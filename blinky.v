==> flow/design.v <==
`timescale 1ns / 1ps
module blinky(
    input clk, reset,
    output [4:0] leds,
    input rx,
    output tx
    );
reg [4:0] pc = 0;
reg [4:0] count =0;
reg [4:0] memory [0:20];
initial begin
       memory[0]  = 5'b00000;
       memory[1]  = 5'b00001;
       memory[2]  = 5'b00010;
       memory[3]  = 5'b00100;
       memory[4]  = 5'b01000;
       memory[5]  = 5'b10000;
       memory[6]  = 5'b10001;
       memory[7]  = 5'b10010;
       memory[8]  = 5'b10100;
       memory[9]  = 5'b11000;
       memory[10] = 5'b11001;
       memory[11] = 5'b11010;
       memory[12] = 5'b11100;
       memory[13] = 5'b11101;
       memory[14] = 5'b11110;
       memory[15] = 5'b11111;
       memory[16] = 5'b11110;
       memory[17] = 5'b11100;
       memory[18] = 5'b11000;
       memory[19] = 5'b10000;
       memory[20] = 5'b00000;       
end
always @(posedge clk) begin
    count <= memory[pc];
    pc <= (reset || pc == 20) ? 0 : pc +1;
end   
assign leds = count;
assign tx = 1'b0;    
endmodule
Step by step through the tools: blinky:

Tool output for the design above, in the order of the flow.
Line numbers count from 1 in the design file above.
Operators: Yosys type, input widths -> output width; for muxes data width and select width s.
Cell names lack the library's common part.
The mark - stands for no value.

* design top: blinky
* clock port: clk
* library: sky130hd
* library corner: tt_025C_1v80

Word level:

Source: Yosys, flattened and elaborated, memories not mapped. Widths are those after wreduce; folded enables and synchronous resets count as part of the registers. Registers that Yosys merges into a memory's read port (data or address) are not register bits. Print and check cells do not count. Equal cells are merged and count once.
Memory sizes are those after Yosys's memory passes, which may raise the word count (mostly to a power of two), join words into wider ones and drop unused or constant bits.

* flip-flop bits (word level): 5
* bits in latches: 0
* bits in writable memories: 0
* memory bits (read-only): 105
* word width x clocked read ports: 5
* memories: 1
* output and inout port bits: 6

Memories
* memory: words 21, width 5, rd ports 1, wr ports 0, line 10 `reg [4:0] memory [0:20];`

* $add $sub $neg: 1
* multipliers: 0
* divide/modulo/power cells: 0
* order comparisons: 0
* equality and inequality tests: 1
* shift-type cells: 0
* mux-type cells: 0
* bitwise gates (word level): 0
* reductions and logical operators: 1

Operator list (number)
* $add 5x1->5 const B: 1
* $eq 5x5->1 const B: 1
* $logic_or 1x1->1: 1

Longest topological paths:

Longest topological path by Yosys (ltp), each cell counted once; first at word level (registers and memories cut), then after technology mapping (sequential cells cut; the memories' decode and read muxes count).

* word-level depth: 2
* ABC_AREA: 1
* gate-level depth with buffers: 7
* mapped depth without buffers: 7

Synthesis result:

Source: synth_stat.txt of the flow (Yosys; design flattened, memories mapped). It holds for the ABC_AREA given above (unset counts as 0); a run with the other value may have another netlist.
Totals and module areas in this step are rounded.

Cell types (number)
* dfxtp_1: 10
* ha_1: 7
* nand2_1: 15
* inv_1: 10
* nand3_1: 6
* nor2_1: 7
* a21oi_1: 3
* buf_4: 2
* o21ai_0: 3
* nand4_1: 2
* nor2_2: 2
* buf_6: 1
* nand2_4: 1
* a21o_2: 1
* o21ai_2: 1
* o22ai_1: 1
* nor3_1: 1
* conb_1: 1
* inv_2: 1

* standard cells after synthesis: 75
* chip area (Yosys): 567 um^2
* flip-flop cells: 10
* buffers: 3

Worst setup path after synthesis:

OpenSTA on the mapped netlist: ideal clock, no wires. The path of least setup slack (recovery checks aside). Input and output delay are each 20% of the period. Register names are those of the netlist, which keeps one name where synthesis merged equal registers.

* path kind: register to register
* from: register pc[1]
* to: register pc[0]
* period: 1350 ps
* library setup time: 64 ps
* launch time at the first pin: 0 ps
* data arrival time: 1125 ps
* required time: 1286 ps
* setup slack: 161 ps
* delay of the path: 1189 ps
* driving pins on the path: 7
* buffers on the path: 0
* period reached after synthesis: 1189 ps

"delay of the path" is the arrival time less input delay plus setup time.
"driving pins on the path": output pins that drive a net of the path, with the launching flip-flop's if there is one; two outputs of one cell count as two.
"period reached after synthesis" is the clock period less the worst setup slack; recovery checks do not enter. This is arithmetic on one report: input and output delays are still those of the set period (20% each).
The rows between start and end are the longest chain of elaborated cells between them; the timing report does not say that the signal goes this way. Where chains are equally long, one stands for them.
A line is the first line of the expression or statement that the cell stems from. Yosys adds cells for indexed reads and writes and turns some case tables into memories.

* cells stage by stage: dfxtp_1 inv_1 ha_1 nand2_1 inv_1 a21o_2 nor2_1
* length of the longest elaborated chain: 2
* elaborated cells between the ends (all ways): 2
* source lines of those cells: 1

RTL lines, path post-synthesis
* from (decl): line 8 `reg [4:0] pc = 0;`
* from (assign): line 36 `pc <= (reset || pc == 20) ? 0 : pc +1;`
* $eq 5x5->1: line 36
* $logic_or 1x1->1: line 36
* to (assign): line 36
* to (decl): line 8

Worst path after layout:

Path of least setup slack in the final report of record 1 (OpenROAD, finished layout, wires in). Where an end is a register, its clock arrival counts in the times.
The path's times are printed in steps of 10 ps; the period is the one set.

* path kind: register to output
* from: register count[3]
* to: output leds[3]
* period: 1870 ps
* external output delay: 370 ps
* launch time at the first pin: 250 ps
* data arrival time: 1090 ps
* required time: 1500 ps
* setup slack: 410 ps
* driving pins on the path: 2
* buffers on the path: 1

* cells stage by stage: dfxtp_1 clkdlybuf4s50_1
* length of the longest elaborated chain: 0
* elaborated cells between the ends (all ways): 0
* source lines of those cells: 0

RTL lines, path after layout
* from (decl): line 9 `reg [4:0] count =0;`
* to (decl): line 4 `output [4:0] leds,`

Measured results for blinky: 2 stored runs of the Yosys and OpenROAD flow on sky130hd. The settings differ; the order carries no meaning. The constraints put input and output delay at 20% of the set period each and load the outputs with 0.01 pF.
"achieved period" means the clock period less the worst setup slack. The figure is calculated, with input and output delays left at 20% of the set period.
"critical path time" = time allowed to the worst setup path (clock period - input delay - output delay, where it has them) - its slack; a late launch clock adds to it, a late capture clock takes from it.
"overall power" rests on the timing tool's default activity at the inputs, not on a simulated workload.
"critical path time" is known to 10 ps.
Values from the reports are rounded here.

### Record 1

Settings: `period_ns=1.87`, `CORE_UTILIZATION=23`, `SETUP_SLACK_MARGIN=0.31`, `PLACE_DENSITY=0.55`, `HOLD_SLACK_MARGIN=0.28`, `CORE_MARGIN=7`, `ABC_AREA=1`, `GPL_TIMING_DRIVEN=1`, `GPL_ROUTABILITY_DRIVEN=0`, `CTS_CLUSTER_SIZE=64`, `CTS_CLUSTER_DIAMETER=356`, `SLEW_MARGIN=40`, `CAP_MARGIN=20`

- Overall power: 452 uW
- Post-route worst hold slack: 496 ps
- Standard-cell area after layout: 666 um^2
- Achieved period: 1460 ps
- Utilization of the finished layout: 29.2%
- Chip area in the Yosys report: 567 um^2
- Worst setup slack after layout: 410 ps
- Critical path time: 1090 ps
- Worst setup path kind: register to output
- Overall die area: 4050 um^2
- Total negative slack on setup checks: 0 ps

### Record 2

Settings: `period_ns=1.43`, `SETUP_SLACK_MARGIN=-0.1`, `CAP_MARGIN=20`, `CORE_MARGIN=2`, `CORE_UTILIZATION=40`, `SLEW_MARGIN=20`

- Overall power: 600 uW
- Post-route worst hold slack: 501 ps
- Standard-cell area after layout: 608 um^2
- Achieved period: 1383 ps
- Utilization of the finished layout: 47.9%
- Chip area in the Yosys report: 527 um^2
- Worst setup slack after layout: 47 ps
- Critical path time: 1100 ps
- Worst setup path kind: register to output
- Overall die area: 1620 um^2
- Total negative slack on setup checks: 0 ps
